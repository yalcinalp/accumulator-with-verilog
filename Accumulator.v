==> flow/design.v <==
		`timescale 1ns / 1ps
module lab4_2( 
              input wire      mode,
              input wire[2:0] opCode,
              input wire[3:0] value,
              input clk,
              input reset,
              output reg[9:0] result,
              output reg cacheFull,
              output reg invalidOp,
              output reg overflow);
	reg [2:0] opcode_array[0:31];
	reg [3:0] value_array[0:31];
	integer i;
	reg [10:0] counter;
	reg [10:0] counter2;
	reg [20:0] p0;
	reg [20:0] p1;
	reg [10:0] temp_for_p0_p1_change;	
	reg temp_for_bit_change;
	reg [6:0] PC;
	reg [6:0] begin_PC;
	reg flag;
   initial begin
		for(i=0;i<32;i=i+1) begin
			opcode_array[i] = 0;
			value_array[i] = 0;
		end
		invalidOp = 0;  
		cacheFull = 0;
		overflow = 0;
		counter = 0;	  
		counter2 = 0;	  
		p0 = 0;	  
		p1 = 0;  
		PC = 0;
		flag = 0;
		result = 0;
    end
    always @(posedge clk or posedge reset) begin 
		if(reset) begin
			for(i=0;i<32;i=i+1)begin
				opcode_array[i] = 0;
				value_array[i] = 0;
			end
		   invalidOp = 0;  
			cacheFull = 0;
			overflow = 0;
		   counter = 0;	  
		   counter2= 0;	  
		   p0 = 0;	  
		   p1 = 0;  
		   PC = 0;
		   flag = 0;
		end else begin
			if(mode == 1) begin 
				temp_for_p0_p1_change = p0;
			   if(opcode_array[PC] == 0) begin		  
					p0 = p0 + value_array[PC]; 			  
			   end
			   if(opcode_array[PC] == 1) begin
					p0 = p0 + p1 + value_array[PC];				  
			   end
			   if(opcode_array[PC] == 2) begin
					p0 = p0 * p1 + value_array[PC];					
			   end
			   if(opcode_array[PC] == 4) begin 
					counter2 = 0;
					for(i=0;i<10;i=i+1) begin			
						if(p0[i] == 1) counter2 = counter2 + 1; 						
					end			
					p0 = counter2;	  
			   end
			   if(opcode_array[PC] == 5) begin
					for(i=0;i<5;i=i+1) begin
						temp_for_bit_change = p0[i];			
						p0[i] = p0[9-i];			
						p0[9-i] = temp_for_bit_change;
					end
			   end
			   if(opcode_array[PC] == 6) begin					
					begin_PC = value_array[PC];
			   end
			   flag = 0;
			   for(i=10;i<21;i=i+1)begin				  
					if (p0[i] == 1) flag = 1;
					p0[i] = 0;
			   end
				if(flag == 0) begin		
					overflow = 0;	
				end	
				else begin	
					overflow = 1;	
				end
				PC = PC + 1;
				if(PC >= counter) begin  
					PC = begin_PC;			  
				end
				p1 = temp_for_p0_p1_change; 
				result = p0;
			end else begin 
				if(opCode == 3 || opCode == 7)begin	
					invalidOp = 1;	
				end else begin			
					invalidOp = 0;	
					if(counter > 31) begin		
						cacheFull = 1;		
					end else begin	
						opcode_array[counter] = opCode;	
						value_array[counter] = value;	
						counter = counter + 1;
					end
				end
			end
		end 		
    end
endmodule
From RTL to reports: lab4_2
What the tools print for lab4_2, step after step.
Line numbers count from 1 in the design file above.
Cell names lack the library's common part.
A cell with -- has no value.

design
  top = lab4_2
  clock input = clk
  standard-cell library = sky130hd
  timing corner = tt_025C_1v80

Elaborated design
Source: Yosys, flattened and elaborated. Widths are those after wreduce. Registers that Yosys merges into a memory's read port (data or address) are not register bits. Print and check cells do not count. Equal cells are merged and count once.

word-level totals
  flip-flop bits (word level) = 282
  RAM bits = 0
  ROM bits = 0
  output and inout port bits = 13
  memory cells = 0
  input port bits = 10
  elaborated cells = 402
  word width x clocked read ports = 0
  bits in latches = 0

operators by class
  $add $sub $neg = 15
  shift operators = 0
  $mul = 1
  equal/unequal tests = 69
  reductions and logical operators = 71
  muxes and demuxes = 135
  bitwise logic cells = 36
  $lt $le $gt $ge = 2
  div/mod/pow operators = 0

operator list
  operator                                                                number
  31-bit OR reduction                                                     32
  11-bit two-way mux                                                      28
  21-bit by 10-bit multiplier with 21-bit output                          1
  5-bit == test (second input constant)                                   32
  4-bit two-way mux                                                       38
  21-bit two-way mux                                                      7
  4-bit AND reduction                                                     32
  4-bit parallel mux with 32-bit select                                   1
  11-bit by 1-bit adder with 11-bit output (second input constant)        10
  3-bit two-way mux                                                       33
  3-bit parallel mux with 32-bit select                                   1
  5-bit by 4-bit == test with 1-bit output (second input constant)        16
  21-bit by 4-bit adder with 21-bit output                                2
  5-bit by 3-bit == test with 1-bit output (second input constant)        8
  1-bit NOT                                                               36
  1-bit two-way mux                                                       25
  21-bit by 10-bit adder with 21-bit output                               1
  5-bit by 2-bit == test with 1-bit output (second input constant)        4
  7-bit two-way mux                                                       2
  3-bit == test (second input constant)                                   4
  10-bit by 4-bit adder with 11-bit output                                1
  11-bit by 5-bit > comparator with 1-bit output (second input constant)  1
  7-bit by 11-bit greater-or-equal comparator with 1-bit output           1
  5-bit by 1-bit == test with 1-bit output (second input constant)        2
  5-bit zero test                                                         2
  7-bit by 1-bit adder with 7-bit output (second input constant)          1
  3-bit by 2-bit == test with 1-bit output (second input constant)        2
  3-bit AND reduction                                                     2

Not listed: further kinds 4, cells in them 4.

Logic depth
Yosys ltp: most cells in a row. Word level: on the elaborated netlist, between registers, memories and ports. Mapped: between sequential cells and ports; inverters and the memories' decode and read muxes count.

logic depth
  depth in word-level cells = 69
  ABC_AREA = 0
  gate-level depth with buffers = 58
  gate-level depth less buffers = 53

Netlist
Source: synth_stat.txt of the flow (Yosys; design flattened, memories mapped). It holds for the ABC_AREA given above (unset counts as 0); a run with the other value may have another netlist.

synthesis totals
  sequential area = 7141.8 um^2
  mapped area = 19957.9 um^2
  buffer cells = 116
  cell count = 1892
  flip-flops = 282

cells by type
  cell type  number  area in all (um^2)
  dfrtp_1    265     6631.36
  mux2_2     253     2.85E+03
  fa_1       87      1741.67
  ha_1       113     1.41E+03
  nand2_1    161     604.33
  inv_1      139     521.75
  edfxtp_1   17      510.49
  xnor2_1    45      394.128
  mux2i_1    33      330.317
  clkbuf_1   86      322.81
  and2_1     51      319.056
  a21oi_1    63      315.302
  o21ai_0    55      275.264
  nor2_1     72      270.259
  a21o_1     23      172.666
  nand3_1    31      155.149
  a22oi_1    20      150.144
  a31oi_1    19      118.864

Not listed: further types 78, cells in them 359.

Timing after synthesis
Source: OpenSTA report_checks on the synthesized netlist (no wires, ideal clock, input and output delay 20% of the period each), path of least setup slack; recovery checks are left aside. Register names are those of the netlist, which keeps one name where synthesis merged equal registers.

path after synthesis
  kind = flip-flop to flip-flop
  from = register PC[2]
  to = register result[4]
  slack = 6.205 ns
  buffers on the path = 7
  stages on the path = 56
  arrival = 11.920 ns
  data required time = 18.125 ns
  library setup time = 0.275 ns
  delay of the path = 12.195 ns
  time at the first pin = 0.000 ns
  period = 18.4 ns
  period reached after synthesis = 12.195 ns

"delay of the path" is the arrival time less input delay plus setup time.
"stages on the path" counts driving pins, that of a launching flip-flop among them; a cell with two outputs on the path counts twice.
"period reached after synthesis" is the clock period less the worst setup slack; recovery checks do not enter. This is arithmetic on one report: input and output delays are still those of the set period (20% each).
Between the ends stands the longest chain of elaborated cells between them, by number of cells; it is not shown to be the way that was timed. Of several equally long chains one is given.
A line is the first line of the expression or statement that the cell stems from. Yosys adds cells for indexed reads and writes and turns some case tables into memories.
A register here has more assigning lines than the two given.

between the ends, after synthesis
  cell sequence = dfrtp_1 -> buf_6 -> buf_6 -> buf_6 -> buf_4 -> nand2_1 -> nor2_1 -> ha_1 -> clkbuf_1 -> or4_1 -> a211o_1 -> clkbuf_1 -> nor2_1 -> a31oi_1 -> ha_1 -> fa_1 -> xor2_1 -> mux2_2 -> [20 not listed] -> ha_1 -> a2bb2oi_1 -> ha_1 -> nand2_1 -> a21boi_0 -> inv_1 -> ha_1 -> nand2_1 -> o21ai_0 -> ha_1 -> mux2_2 -> ha_1 -> mux2_2 -> ha_1 -> and3_1 -> and4_1 -> a311oi_1 -> a31oi_1
  length of the longest elaborated chain = 57
  elaborated cells on any way between the ends = 97
  those cells by class = 13 x add/sub; 1 x mul; 35 x eq/ne; 46 x mux; 2 x reduce/logical

RTL lines, path after synthesis
  element                                   RTL line  text
  start, declared                           21        reg [6:0] PC;
  start, assigned                           95        PC = PC + 1;
  start, assigned                           97        PC = begin_PC;
  5-bit == test                             58        if(opcode_array[PC] == 0) begin
  3-bit parallel mux with 32-bit select     58
  3-bit two-way mux                         56        if(mode == 1) begin
  3-bit zero test                           58
  4-bit two-way mux                         58
  4-bit two-way mux                         56
  10-bit by 4-bit adder with 11-bit output  59        p0 = p0 + value_array[PC];
  [43 not listed]                           --
  11-bit two-way mux                        67        if(opcode_array[PC] == 4) begin
  11-bit two-way mux                        56
  11-bit by 1-bit adder with 11-bit output  70        if(p0[i] == 1) counter2 = counter2 + 1;
  11-bit two-way mux                        70
  21-bit two-way mux                        67
  21-bit two-way mux                        56
  1-bit two-way mux                         74        if(opcode_array[PC] == 5) begin
  end, assigned                             100       result = p0;
  end, declared                             8         output reg[9:0] result,

Path in the finished layout
Path of least setup slack in the final report of run 1 (OpenROAD, finished layout, wires in). Where an end is a register, its clock arrival counts in the times.

path post-layout
  kind = flip-flop to flip-flop
  from = register PC[0]
  to = register result[4]
  slack = -3.24 ns
  data required time = 8.17 ns
  period = 7.86 ns
  time at the first pin = 0.57 ns
  stages on the path = 55
  buffers on the path = 4
  library setup time = 0.26 ns
  arrival = 11.41 ns

Between the ends stands the longest chain of elaborated cells between them, by number of cells; it is not shown to be the way that was timed. Of several equally long chains one is given.
A register here has more assigning lines than the two given.

between the ends, post-layout
  cell sequence = dfrtp_1 -> buf_6 -> ha_4 -> buf_6 -> nand2_2 -> nor2_1 -> a31oi_1 -> o22ai_1 -> a221oi_2 -> nand4_1 -> a211oi_2 -> a31oi_1 -> buf_4 -> fa_2 -> mux2i_4 -> fa_1 -> inv_2 -> ha_4 -> [19 not listed] -> ha_4 -> a2bb2oi_4 -> ha_4 -> nand2_2 -> a21boi_4 -> inv_2 -> ha_4 -> nand2_4 -> o21ai_4 -> ha_1 -> mux2_4 -> ha_4 -> mux2_4 -> ha_4 -> and3_4 -> and4_1 -> a311oi_2 -> a31oi_1
  length of the longest elaborated chain = 57
  elaborated cells on any way between the ends = 97
  those cells by class = 13 x add/sub; 1 x mul; 35 x eq/ne; 46 x mux; 2 x reduce/logical

RTL lines, path post-layout
  element                                   RTL line  text
  start, declared                           21        reg [6:0] PC;
  start, assigned                           95        PC = PC + 1;
  start, assigned                           97        PC = begin_PC;
  5-bit == test                             58        if(opcode_array[PC] == 0) begin
  3-bit parallel mux with 32-bit select     58
  3-bit two-way mux                         56        if(mode == 1) begin
  3-bit zero test                           58
  4-bit two-way mux                         58
  4-bit two-way mux                         56
  10-bit by 4-bit adder with 11-bit output  59        p0 = p0 + value_array[PC];
  [43 not listed]                           --
  11-bit two-way mux                        67        if(opcode_array[PC] == 4) begin
  11-bit two-way mux                        56
  11-bit by 1-bit adder with 11-bit output  70        if(p0[i] == 1) counter2 = counter2 + 1;
  11-bit two-way mux                        70
  21-bit two-way mux                        67
  21-bit two-way mux                        56
  1-bit two-way mux                         74        if(opcode_array[PC] == 5) begin
  end, assigned                             100       result = p0;
  end, declared                             8         output reg[9:0] result,

Subject: lab4_2 on sky130hd, stored results

Hello all,

Record of 2 stored runs of the RTL-to-layout flow on lab4_2, platform sky130hd. The runs are unordered. Constraints: input delay and output delay 20% of the set period each, output load 0.01 pF.
"critical setup path time" means the part of the period allowed to the worst setup path (the constraints hold back 20% at inputs and 20% at outputs) less its slack; where the path has registers, the arrival times of their clocks count too.
Settings: -- = not set for that run.

setting or result                        run 1                   run 2
period_ns                                7.86                    9.15
CORE_UTILIZATION                         55                      33
SETUP_SLACK_MARGIN                       0.4                     0.49
HOLD_SLACK_MARGIN                        0.04                    --
CTS_CLUSTER_DIAMETER                     273                     --
MAX_ROUTING_LAYER                        met4                    --
CAP_MARGIN                               20                      40
CORE_MARGIN                              2                       3
SLEW_MARGIN                              20                      20
PLACE_DENSITY                            --                      0.37
CELL_PAD_IN_SITES_GLOBAL_PLACEMENT       --                      1
TNS_END_PERCENT                          --                      5
GPL_TIMING_DRIVEN                        --                      0
post-route setup TNS (ns)                -50.088                 -40.013
standard-cell area after routing (um^2)  24896.4                 24235.7
die size (um^2)                          37826.4                 63466.2
cell area after synthesis (um^2)         19957.9                 19957.9
utilization in the final report (%)      69.8                    40.8
worst-case hold slack (ns)               0.378                   0.459
lowest setup slack (ns)                  -3.237                  -2.885
critical setup path time (ns)            11.10                   12.04
critical path type                       flip-flop to flip-flop  flip-flop to flip-flop

Thanks
